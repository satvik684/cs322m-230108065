==> flow/design.v <==
module link_top(
    input wire clk,
    input wire rst,
    output wire done,
    output wire [7:0] last_byte
);
    wire req, ack;
    wire [7:0] data;
    master_fsm u_master(
        .clk(clk),
        .rst(rst),
        .ack(ack),
        .req(req),
        .data(data),
        .done(done)
    );
    slave_fsm u_slave(
        .clk(clk),
        .rst(rst),
        .req(req),
        .data_in(data),
        .ack(ack),
        .last_byte(last_byte)
    );
endmodule
module master_fsm(
    input wire clk,
    input wire rst,
    input wire ack,
    output reg req,
    output reg [7:0] data,
    output reg done
);
    localparam IDLE = 3'd0;
    localparam SEND = 3'd1;
    localparam WAIT_ACK = 3'd2;
    localparam DROP_REQ = 3'd3;
    localparam WAIT_ACK_LOW = 3'd4;
    localparam NEXTB = 3'd5;
    localparam DONE = 3'd6;
    reg [2:0] state;
    reg [1:0] idx;
    always @(posedge clk) begin
        if (rst) begin
            state <= IDLE;
            idx <= 0;
            req <= 0;
            data <= 8'h00;
            done <= 0;
        end else begin
            done <= 0;
            case (state)
                IDLE: begin
                    idx <= 0;
                    req <= 0;
                    state <= SEND;
                end
                SEND: begin
                    data <= 8'hA0 + idx;
                    req <= 1;
                    state <= WAIT_ACK;
                end
                WAIT_ACK: begin
                    if (ack) state <= DROP_REQ;
                end
                DROP_REQ: begin
                    req <= 0;
                    state <= WAIT_ACK_LOW;
                end
                WAIT_ACK_LOW: begin
                    if (!ack) state <= NEXTB;
                end
                NEXTB: begin
                    if (idx == 2'd3) begin
                        done <= 1;
                        state <= DONE;
                    end else begin
                        idx <= idx + 1;
                        state <= SEND;
                    end
                end
                DONE: begin
                    state <= IDLE;
                end
                default: state <= IDLE;
            endcase
        end
    end
endmodule
module slave_fsm(
    input wire clk,
    input wire rst,
    input wire req,
    input wire [7:0] data_in,
    output reg ack,
    output reg [7:0] last_byte
);
    localparam WAIT_REQ = 2'd0;
    localparam ACK1 = 2'd1;
    localparam ACK2 = 2'd2;
    localparam DROP_ACK = 2'd3;
    reg [1:0] state;
    always @(posedge clk) begin
        if (rst) begin
            state <= WAIT_REQ;
            ack <= 0;
            last_byte <= 8'h00;
        end else begin
            case (state)
                WAIT_REQ: begin
                    ack <= 0;
                    if (req) begin
                        last_byte <= data_in;
                        ack <= 1;
                        state <= ACK1;
                    end
                end
                ACK1: begin
                    ack <= 1;
                    state <= ACK2;
                end
                ACK2: begin
                    ack <= 1;
                    state <= DROP_ACK;
                end
                DROP_ACK: begin
                    ack <= 0;
                    state <= WAIT_REQ;
                end
                default: state <= WAIT_REQ;
            endcase
        end
    end
endmodule
; Step by step through the tools: link_top
; Tool output for the design above, in the order of the flow.
; Lines are those of the file above, counted from 1.
; Cell names lack the library's common part.
; Not given: n/a
[inputs]
design = link_top
clock = clk
library = sky130hd
lib_corner = tt_025C_1v80

; After elaboration
; Counts by Yosys on the flattened word-level netlist (proc, flatten, opt, wreduce; memories kept). Register bits leave out memories and registers merged into their read ports (data or address). Print and check cells are left out. Cells with the same type and inputs are merged into one.
[bits]
latchBits = 0
ram_bits = 0
memories = 0
romBits = 0
elab_cells = 48
clocked_rd_ports_x_width = 0
regBits = 26
[classes]
n_addsub = 2
shifts = 0
n_reduce_logical = 12
mux = 12
n_cmp = 0
n_eq = 13
n_logic = 1
mul = 0
n_div = 0
[ops]
columns = cell, count
row1 = case mux 3 bit (select 6 bit), 1
row2 = 2-to-1 mux 3 bit, 3
row3 = AND reduction 2 bit, 4
row4 = adder 8 x 2 -> 8 bit with constant A, 1
row5 = case mux 2 bit (select 4 bit), 1
row6 = == test 2 bit with constant B, 3
row7 = inequality test 2 bit with constant B, 3
row8 = OR reduction 2 bit, 3
row9 = == test 3 x 2 -> 1 bit with constant B, 2
row10 = == test 3 bit with constant B, 2
row11 = nonzero test 2 bit, 2
row12 = nonzero test 4 bit, 1
row13 = case mux 2 bit (select 2 bit), 1
row14 = 2-to-1 mux 2 bit, 2
row15 = == test 3 x 1 -> 1 bit with constant B, 1
row16 = logical NOT 3 bit, 1
row17 = case mux 1 bit (select 3 bit), 1
row18 = adder 2 x 1 -> 2 bit with constant B, 1
row19 = == test 2 x 1 -> 1 bit with constant B, 1
row20 = inequality test 2 x 1 -> 1 bit with constant B, 1
row21 = logical NOT 2 bit, 1
row22 = case mux 1 bit (select 2 bit), 1
row23 = 2-to-1 mux 1 bit, 2
row24 = NOT 1 bit, 1

; Depth
; Longest topological path by Yosys (ltp), each cell counted once; first at word level (registers and memories cut), then after technology mapping (sequential cells cut; the memories' decode and read muxes count).
[depth]
depth_word = 3
ABC_AREA = 0
mapped_depth = 3
mapped_depth_nobuf = 3

; Netlist
; Yosys stat after the flow's synthesis: flattened, memories mapped to cells. It holds for the ABC_AREA given above (unset counts as 0); a run with the other value may have another netlist.
[by_type]
columns = cell, count
row1 = dfxtp_1, 22
row2 = buf_4, 5
row3 = nor2_1, 10
row4 = a21oi_1, 7
row5 = a21bo_2, 3
row6 = ha_1, 2
row7 = mux2i_1, 2
row8 = nand2b_1, 3
row9 = nor2b_1, 3
row10 = and3b_1, 2
row11 = o41ai_2, 1
row12 = inv_1, 4
row13 = nand3_1, 3
row14 = nand4bb_1, 1
row15 = buf_2, 2
row16 = or4b_1, 1
row17 = and2b_1, 1
row18 = clkbuf_1, 2
; Other cell types: 8; their cells: 9.
[synth_totals]
mapped_cells = 83
flip_flops = 22
synth_area_um2 = 824.5
seqArea_um2 = 440.4
; By module: a second synthesis without flattening, with its own total; a netlist apart from the flattened one above.
[hier_totals]
cells_unflattened = 105
area_unflattened_um2 = 1149.9
; Rows give one instance, submodules left out.
[by_module]
columns = mod, cells, n_inst, mod_area_um2, mod_seq_area_um2
row1 = slave_fsm, 52, 1, 605.6, 260.2
row2 = master_fsm, 53, 1, 544.3, 280.3
row3 = link_top, 0, 1, 0.0, 0.0

; Timing after synthesis
; Source: OpenSTA report_checks on the synthesized netlist (no wires, ideal clock, input and output delay 20% of the period each), path of least setup slack; recovery checks are left aside. Register names are those of the netlist, which keeps one name where synthesis merged equal registers.
[synth_timing]
path_type = reg-to-reg
start = reg u_master.idx[0]
end = reg u_master.idx[0]
t_first_pin_ps = 0
arrival_time_ps = 1089
stages = 4
tclk_ps = 1220
setup_slack_ps = 44
required_time_ps = 1133
setup_ps = 87
path_delay_ps = 1176
path_buffers = 0
period_less_setup_slack_ps = 1176
; "path_delay_ps" is the arrival time less input delay plus setup time.
; "stages" counts driving pins, that of a launching flip-flop among them; a cell with two outputs on the path counts twice.
; "period_less_setup_slack_ps" = period - worst setup slack (recovery checks aside). The figure is calculated, with input and output delays left at 20% of the set period.
; The rows between start and end are the longest chain of elaborated cells between them; the timing report does not say that the signal goes this way. Where chains are equally long, one stands for them.
; A line is the first line of the expression or statement that the cell stems from. Yosys adds cells for indexed reads and writes and turns some case tables into memories.
; At most two assigning lines are given for a register; there are more.
[synth_via]
path_cell_list = dfxtp_1 ha_1 or4b_1 o31ai_1
elab_chain_cells = 3
[synth_lines]
columns = element, line
row1 = "start, declared", 42  ; reg [1:0] idx;
row2 = "start, assigned", 46  ; idx <= 0;
row3 = "start, assigned", 78  ; idx <= idx + 1;
row4 = adder 2 x 1 -> 2 bit, 78
row5 = 2-to-1 mux 2 bit, 74  ; if (idx == 2'd3) begin
row6 = case mux 2 bit (select 2 bit), 52  ; case (state)
row7 = "end, assigned", 54  ; idx <= 0;
row8 = "end, assigned", 78
row9 = "end, declared", 42

; Worst path after layout
; Path of least setup slack in the final report of run B (OpenROAD, finished layout, wires in). Where an end is a register, its clock arrival counts in the times.
; The path's times are printed in steps of 10 ps; the period is the one set.
[layout_timing]
path_type = reg-to-output
start = reg u_slave.last_byte[1]
end = out last_byte[1]
out_delay_ps = 370
stages = 2
t_first_pin_ps = 300
tclk_ps = 1840
arrival_time_ps = 1160
required_time_ps = 1470
path_buffers = 1
setup_slack_ps = 310
[layout_via]
path_cell_list = dfxtp_1 clkdlybuf4s50_1
elab_chain_cells = 0
[layout_lines]
columns = element, line
row1 = "start, declared", 96  ; output reg [7:0] last_byte
row2 = "start, assigned", 107  ; last_byte <= 8'h00;
row3 = "start, assigned", 113  ; last_byte <= data_in;
row4 = "end, declared", 5  ; output wire [7:0] last_byte

Stored flow runs of link_top (2 of them; Yosys, OpenROAD, sky130hd). They differ in their settings and are not a sequence. Constraints: input delay and output delay 20% of the set period each, output load 0.01 pF.
By "achievedPeriod_ps" is meant the clock period of the run minus its worst setup slack. This is arithmetic on one report: input and output delays are still those of the set period (20% each).
By "fin_power_uw" is meant OpenSTA's value without simulated activity: inputs other than the clock are taken to toggle once in ten clock periods, and the tool carries that through the logic.

# run A
==> flow/run.sh <==
#!/bin/bash
# the make line also repeats the synthesis and layout settings of config.mk as NAME=value (left out here)
make -C /OpenROAD-flow-scripts/flow DESIGN_CONFIG=/design/flow/config.mk WORK_HOME=/design/flow/orfs CLKGATE_MAP_FILE= finish
==> flow/config.mk <==
export PLATFORM = sky130hd
export DESIGN_NAME = link_top
export DESIGN_NICKNAME = link_top
export VERILOG_FILES = /design/flow/design.v
export SDC_FILE = /design/flow/constraint.sdc
export NUM_CORES = 4
export LEC_CHECK = 0
export CAP_MARGIN = 20
export CELL_PAD_IN_SITES_DETAIL_PLACEMENT = 1
export CELL_PAD_IN_SITES_GLOBAL_PLACEMENT = 2
export CORE_ASPECT_RATIO = 1.14
export CORE_MARGIN = 2
export CORE_UTILIZATION = 71
export CTS_CLUSTER_SIZE = 51
export HOLD_SLACK_MARGIN = 0.05
export PLACE_DENSITY_LB_ADDON = 0.23
export SLEW_MARGIN = 30
==> flow/constraint.sdc <==
create_clock -name core_clock -period 2.0 [get_ports {clk}]
set_input_delay 0.4000 -clock core_clock [delete_from_list [all_inputs] [get_ports {clk}]]
set_output_delay 0.4000 -clock core_clock [all_outputs]
set_load 0.01 [all_outputs]

==> run A: results <==
outcome="did not finish, placement stopped with FLW-0024"

# run B
==> flow/run.sh <==
#!/bin/bash
# the make line also repeats the synthesis and layout settings of config.mk as NAME=value (left out here)
make -C /OpenROAD-flow-scripts/flow DESIGN_CONFIG=/design/flow/config.mk WORK_HOME=/design/flow/orfs CLKGATE_MAP_FILE= finish
==> flow/config.mk <==
export PLATFORM = sky130hd
export DESIGN_NAME = link_top
export DESIGN_NICKNAME = link_top
export VERILOG_FILES = /design/flow/design.v
export SDC_FILE = /design/flow/constraint.sdc
export NUM_CORES = 4
export LEC_CHECK = 0
export ABC_AREA = 0
export CAP_MARGIN = 20
export CELL_PAD_IN_SITES_GLOBAL_PLACEMENT = 0
export CORE_MARGIN = 2
export CORE_UTILIZATION = 39
export CTS_CLUSTER_DIAMETER = 361
export CTS_CLUSTER_SIZE = 62
export GPL_ROUTABILITY_DRIVEN = 1
export HOLD_SLACK_MARGIN = 0.01
export PLACE_DENSITY_LB_ADDON = 0.19
export SETUP_SLACK_MARGIN = 0.24
export SLEW_MARGIN = 40
==> flow/constraint.sdc <==
create_clock -name core_clock -period 1.84 [get_ports {clk}]
set_input_delay 0.3680 -clock core_clock [delete_from_list [all_inputs] [get_ports {clk}]]
set_output_delay 0.3680 -clock core_clock [all_outputs]
set_load 0.01 [all_outputs]

==> run B: results <==
post_synth_area_um2=824.5
die_area_um2=2498.0
finish.utilization_pct=45.9
worst_setup_slack_ps=310
tns_ps=0
fin_power_uw=729.5
achievedPeriod_ps=1530
